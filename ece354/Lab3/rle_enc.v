==> flow/design.v <==
module rle_enc (clk, rst, rd_req , recv_ready ,send_ready, in_data , out_data, end_of_stream ,wr_req);
input clk,rst; 				 
input recv_ready,send_ready;		 
input [7:0] in_data;			 
input end_of_stream ;			 
output [23:0] out_data;			 
output rd_req,wr_req;			 
reg rd_reg,wr_reg;			 
reg [22:0] bit_count;			 
reg [3:0] shift_count;			 
reg value_type;				 
reg [7:0] shift_buf;			 
reg [3:0] state;
reg [3:0] next_state;
reg new_bitstream; 			 
parameter INIT  = 4'b0000,REQUEST_INPUT = 4'b0001,WAIT_INPUT = 4'b0010,COUNT_BITS = 4'b0011,
SHIFT_BITS = 4'b0100,COUNT_DONE = 4'b0101,WAIT_OUTPUT = 4'b0110, RESET_COUNT = 4'b0111, READ_INPUT  = 4'b1000;
always @(state or recv_ready or send_ready or end_of_stream or bit_count or new_bitstream or shift_count) begin
	case(state)
		INIT: begin
			next_state = REQUEST_INPUT;
		end
		REQUEST_INPUT: begin
			if(recv_ready) next_state = WAIT_INPUT;
			else if(end_of_stream  && bit_count) next_state = COUNT_DONE;
			else next_state = REQUEST_INPUT;
		end
		WAIT_INPUT: next_state = READ_INPUT ;
		READ_INPUT : next_state = COUNT_BITS;
		COUNT_BITS: next_state = SHIFT_BITS;
		SHIFT_BITS:
		begin
			if(new_bitstream) next_state = COUNT_DONE;
			else begin
				if(shift_count == 7) next_state = REQUEST_INPUT;
				else next_state = COUNT_BITS;
			end
		end
		COUNT_DONE:
		begin
			if(send_ready) next_state = WAIT_OUTPUT ;
			else next_state = COUNT_DONE;
		end
		WAIT_OUTPUT : next_state = RESET_COUNT ;
		RESET_COUNT : begin
			if(end_of_stream ) next_state = INIT;
			else next_state = COUNT_BITS;
		end
		default: next_state = INIT;
	endcase
end
always @(posedge clk) begin
	if(rst) state <= INIT;
	else state <= next_state;
	case(state)
	INIT: begin
		bit_count <= 0;
		shift_buf <= 0;
		rd_reg <= 0;
		wr_reg <= 0;
		new_bitstream <= 1;
	end
	REQUEST_INPUT: begin
		rd_reg <= 1;
		shift_count <= 0;
	end
	WAIT_INPUT: begin
		rd_reg <= 0;
	end
	READ_INPUT : begin
		shift_buf <= in_data;
	end
	COUNT_BITS: begin
		if(new_bitstream) begin
			value_type<=shift_buf[0];
			bit_count <= bit_count + 1;
			new_bitstream <= 0;
		end
		else begin
			if(shift_buf[0] == value_type) begin  
				bit_count <= bit_count + 1;
			end
			else begin  
				new_bitstream <= 1;
			end
		end
	end
	SHIFT_BITS: begin
		if(!new_bitstream) begin
			shift_buf <= shift_buf>>1;
			shift_count <= shift_count + 1;
		end
	end
	COUNT_DONE: begin
		wr_reg <= 1;
	end
	WAIT_OUTPUT : begin
		wr_reg <= 0;
	end
	RESET_COUNT : begin
		bit_count <= 0;
	end
	endcase
end
assign rd_req = rd_reg;
assign wr_req = wr_reg;
assign out_data[23] = value_type;
assign out_data[22:0] = bit_count[22:0];
endmodule
# Reports on rle_enc
# The steps from the RTL of rle_enc to its reports follow in flow order.
# Lines are those of the file above, counted from 1.
# A cell with - has no value.
# inputs
top	rle_enc
clock	clk
lib	sky130hd
corner	tt_025C_1v80

# Elaborated design
# Yosys after proc, flatten, opt, wreduce and memory -nomap, before mapping. Memory bits, and registers merged into a memory's read port (data or address), are not among the register bits. Print and check cells are not counted. Equal cells are merged and count once.
# word_totals
register_bits	43
inputBits	13
output_inout_bits	26
elab_cells	56
# classes
n_addsub	2
n_eq	12
muxes	19
n_reduce_logical	15
# op_table
cell	n
23-bit case mux with 2-bit select	1
23-bit two-way mux	2
4-bit case mux with 9-bit select	1
8-bit case mux with 3-bit select	1
1-bit by 23-bit logical AND with 1-bit output	1
23-bit by 1-bit adder with 23-bit output with constant B	1
4-bit by 3-bit == test with 1-bit output with constant B	5
2-bit nonzero test	5
3-bit two-way mux	3
2-bit AND reduction	4
4-bit by 2-bit == test with 1-bit output with constant B	2
4-bit case mux with 2-bit select	1
8-bit two-way mux	1
2-bit OR reduction	3
1-bit case mux with 2-bit select	3
2-bit two-way mux	3
4-bit by 1-bit adder with 4-bit output with constant B	1
4-bit by 1-bit == test with 1-bit output with constant B	1
4-bit == test with constant B	1
4-bit zero test	1
4-bit two-way mux	1
3-bit inequality test with constant B	1
3-bit nonzero test	1
2-bit inequality test with constant B	1
1-bit two-way mux	2
1-bit == test	1

# Logic depth
# Yosys ltp: most cells in a row. Word level: on the elaborated netlist, between registers, memories and ports. Mapped: between sequential cells and ports; inverters and the memories' decode and read muxes count.
# depth
word_depth	4
abc_area	0
mapped_depth	6
mapped_depth_nobuf	6

# Mapped cells and area
# Yosys stat after the flow's synthesis: flattened, memories mapped to cells. It holds for the ABC_AREA given above (unset counts as 0); a run with the other value may have another netlist.
# The area totals of this step are shown rounded.
# mapped
cells	219
synth_area_um2	2380
seqArea_um2	1350
ff_cells	48
buf_cells	14
# types
cell	n	area_total_um2
sky130_fd_sc_hd__edfxtp_1	39	1.17E+03
sky130_fd_sc_hd__dfxtp_1	9	180.173
sky130_fd_sc_hd__nor2_1	27	101.347
sky130_fd_sc_hd__xnor2_1	9	78.826
sky130_fd_sc_hd__a21oi_1	13	65.062
sky130_fd_sc_hd__a22o_1	7	61.309
sky130_fd_sc_hd__xor2_1	6	52.55
sky130_fd_sc_hd__nand3_1	10	50.048
sky130_fd_sc_hd__nand4_1	7	43.792
sky130_fd_sc_hd__nand2_1	11	41.29
sky130_fd_sc_hd__and2_1	6	37.536
sky130_fd_sc_hd__ha_1	3	37.536
sky130_fd_sc_hd__or4_1	5	37.536
sky130_fd_sc_hd__nor2b_1	5	31.28
sky130_fd_sc_hd__or3_1	5	31.28
sky130_fd_sc_hd__o31ai_1	4	30.029
sky130_fd_sc_hd__and4_1	3	26.275
sky130_fd_sc_hd__clkbuf_1	7	26.275
# Other cell types: 24; their cells: 43.

# Path before layout
# Source: OpenSTA report_checks on the synthesized netlist (no wires, ideal clock, input and output delay 20% of the period each), path of least setup slack; recovery checks are left aside. Register names are those of the netlist, which keeps one name where synthesis merged equal registers.
# synth_timing
path_kind	register to register
start	reg state
end	reg bit_count[0]
tclk_ps	2820
setup_ps	411
t_first_pin_ps	0
arrival_time_ps	2038
required_ps	2409
slack_ps	371
path_delay_ps	2449
driving_pins	6
n_path_buf	2
synth_period_reached_ps	2449
# "path_delay_ps" = arrival - input delay + setup time.
# "driving_pins" counts driving pins, that of a launching flip-flop among them; a cell with two outputs on the path counts twice.
# "synth_period_reached_ps" is the clock period less the worst setup slack; recovery checks do not enter. This is arithmetic on one report: input and output delays are still those of the set period (20% each).
# An end named without its bit number is one bit of that signal or, where synthesis recoded a state register, one of its new flip-flops.
# A register here has more assigning lines than the two given.
# synth_via
cell_sequence	sky130_fd_sc_hd__dfxtp_1 -> sky130_fd_sc_hd__clkbuf_1 -> sky130_fd_sc_hd__or2_2 -> sky130_fd_sc_hd__clkbuf_8 -> sky130_fd_sc_hd__nor2_1 -> sky130_fd_sc_hd__a21oi_1
# synth_lines
item	line_no	text
from (decl)	13	reg [3:0] state;
from (assign)	53	if(rst) state <= INIT;
from (assign)	54	else state <= next_state;
to (assign)	76	bit_count <= bit_count + 1;
to (assign)	81	bit_count <= bit_count + 1;
to (decl)	9	reg [22:0] bit_count;
# Chain of elaborated cells between the ends: none given.

# Timing after layout
# Path of least setup slack in the final report of flow run A (OpenROAD, finished layout, wires in). Where an end is a register, its clock arrival counts in the times.
# The report prints the path's times to 10 ps; the period is as set.
# layout_timing
path_kind	register to register
start	reg bit_count[2]
end	reg bit_count[19]
tclk_ps	3180
setup_ps	150
t_first_pin_ps	300
arrival_time_ps	2290
required_ps	3330
slack_ps	1040
driving_pins	5
n_path_buf	0
# The rows between start and end are the longest chain of elaborated cells between them; the timing report does not say that the signal goes this way. Where chains are equally long, one stands for them.
# A line is the first line of the expression or statement that the cell stems from. Yosys adds cells for indexed reads and writes and turns some case tables into memories.
# A register here has more assigning lines than the two given.
# layout_via
cell_sequence	sky130_fd_sc_hd__edfxtp_1 -> sky130_fd_sc_hd__nand3_1 -> sky130_fd_sc_hd__or4_1 -> sky130_fd_sc_hd__or4_1 -> sky130_fd_sc_hd__a21oi_1
elab_chain_len	4
cone_cells	4
cone_classes	1 x add/sub; 3 x mux
# layout_lines
item	line_no	text
from (decl)	9	reg [22:0] bit_count;
from (assign)	76	bit_count <= bit_count + 1;
from (assign)	81	bit_count <= bit_count + 1;
23-bit by 1-bit adder with 23-bit output	81
23-bit two-way mux	80	if(shift_buf[0] == value_type) begin
23-bit two-way mux	74	if(new_bitstream) begin
23-bit case mux with 2-bit select	55	case(state)
to (assign)	76
to (assign)	81
to (decl)	9

# Measured data: module rle_enc, platform sky130hd, 2 stored runs of the flow under differing settings, order arbitrary. Input and output delays are each 20% of the period that was set; the output load is 0.01 pF.
# By "achieved_period_ps" is meant the clock period of the run minus its worst setup slack. This is arithmetic on one report: input and output delays are still those of the set period (20% each).
# "worst_path_ps" = time allowed to the worst setup path (clock period - input delay - output delay, where it has them) - its slack; a late launch clock adds to it, a late capture clock takes from it.
# "totalPower_mw": no workload was simulated; the value follows from the tool's default switching activity.
# "worst_path_ps" is given in steps of 10 ps.
# Measured values are rounded.
# Settings: - = not set for that run.
# Among the results, - means that no value is shown for the run.
run name	period_ns	CORE_UTILIZATION	PLACE_DENSITY_LB_ADDON	TNS_END_PERCENT	GPL_TIMING_DRIVEN	SLEW_MARGIN	CAP_MARGIN	CORE_MARGIN	SETUP_SLACK_MARGIN	CORE_ASPECT_RATIO	CELL_PAD_IN_SITES_GLOBAL_PLACEMENT	ABC_AREA	worst_path_ps	critical_path_kind	finalCellArea_um2	achieved_period_ps	totalPower_mw	fin_ws_ps	synthArea_um2	setup_tns_ps	util_pct	final_die_area_um2	final_hold_ws_ps
flow run A	3.18	27	0.18	55	1	20	20	2	-	-	-	-	2140	register to register	2930	2139	1.30	1040	2380	0	33.9	9590	459
flow run B	2.66	45	0.19	-	-	20	20	2	0.35	0.61	3	0	-	-	-	-	-	-	-	-	-	-	-
# Flow run B: did not finish, placement stopped with FLW-0024
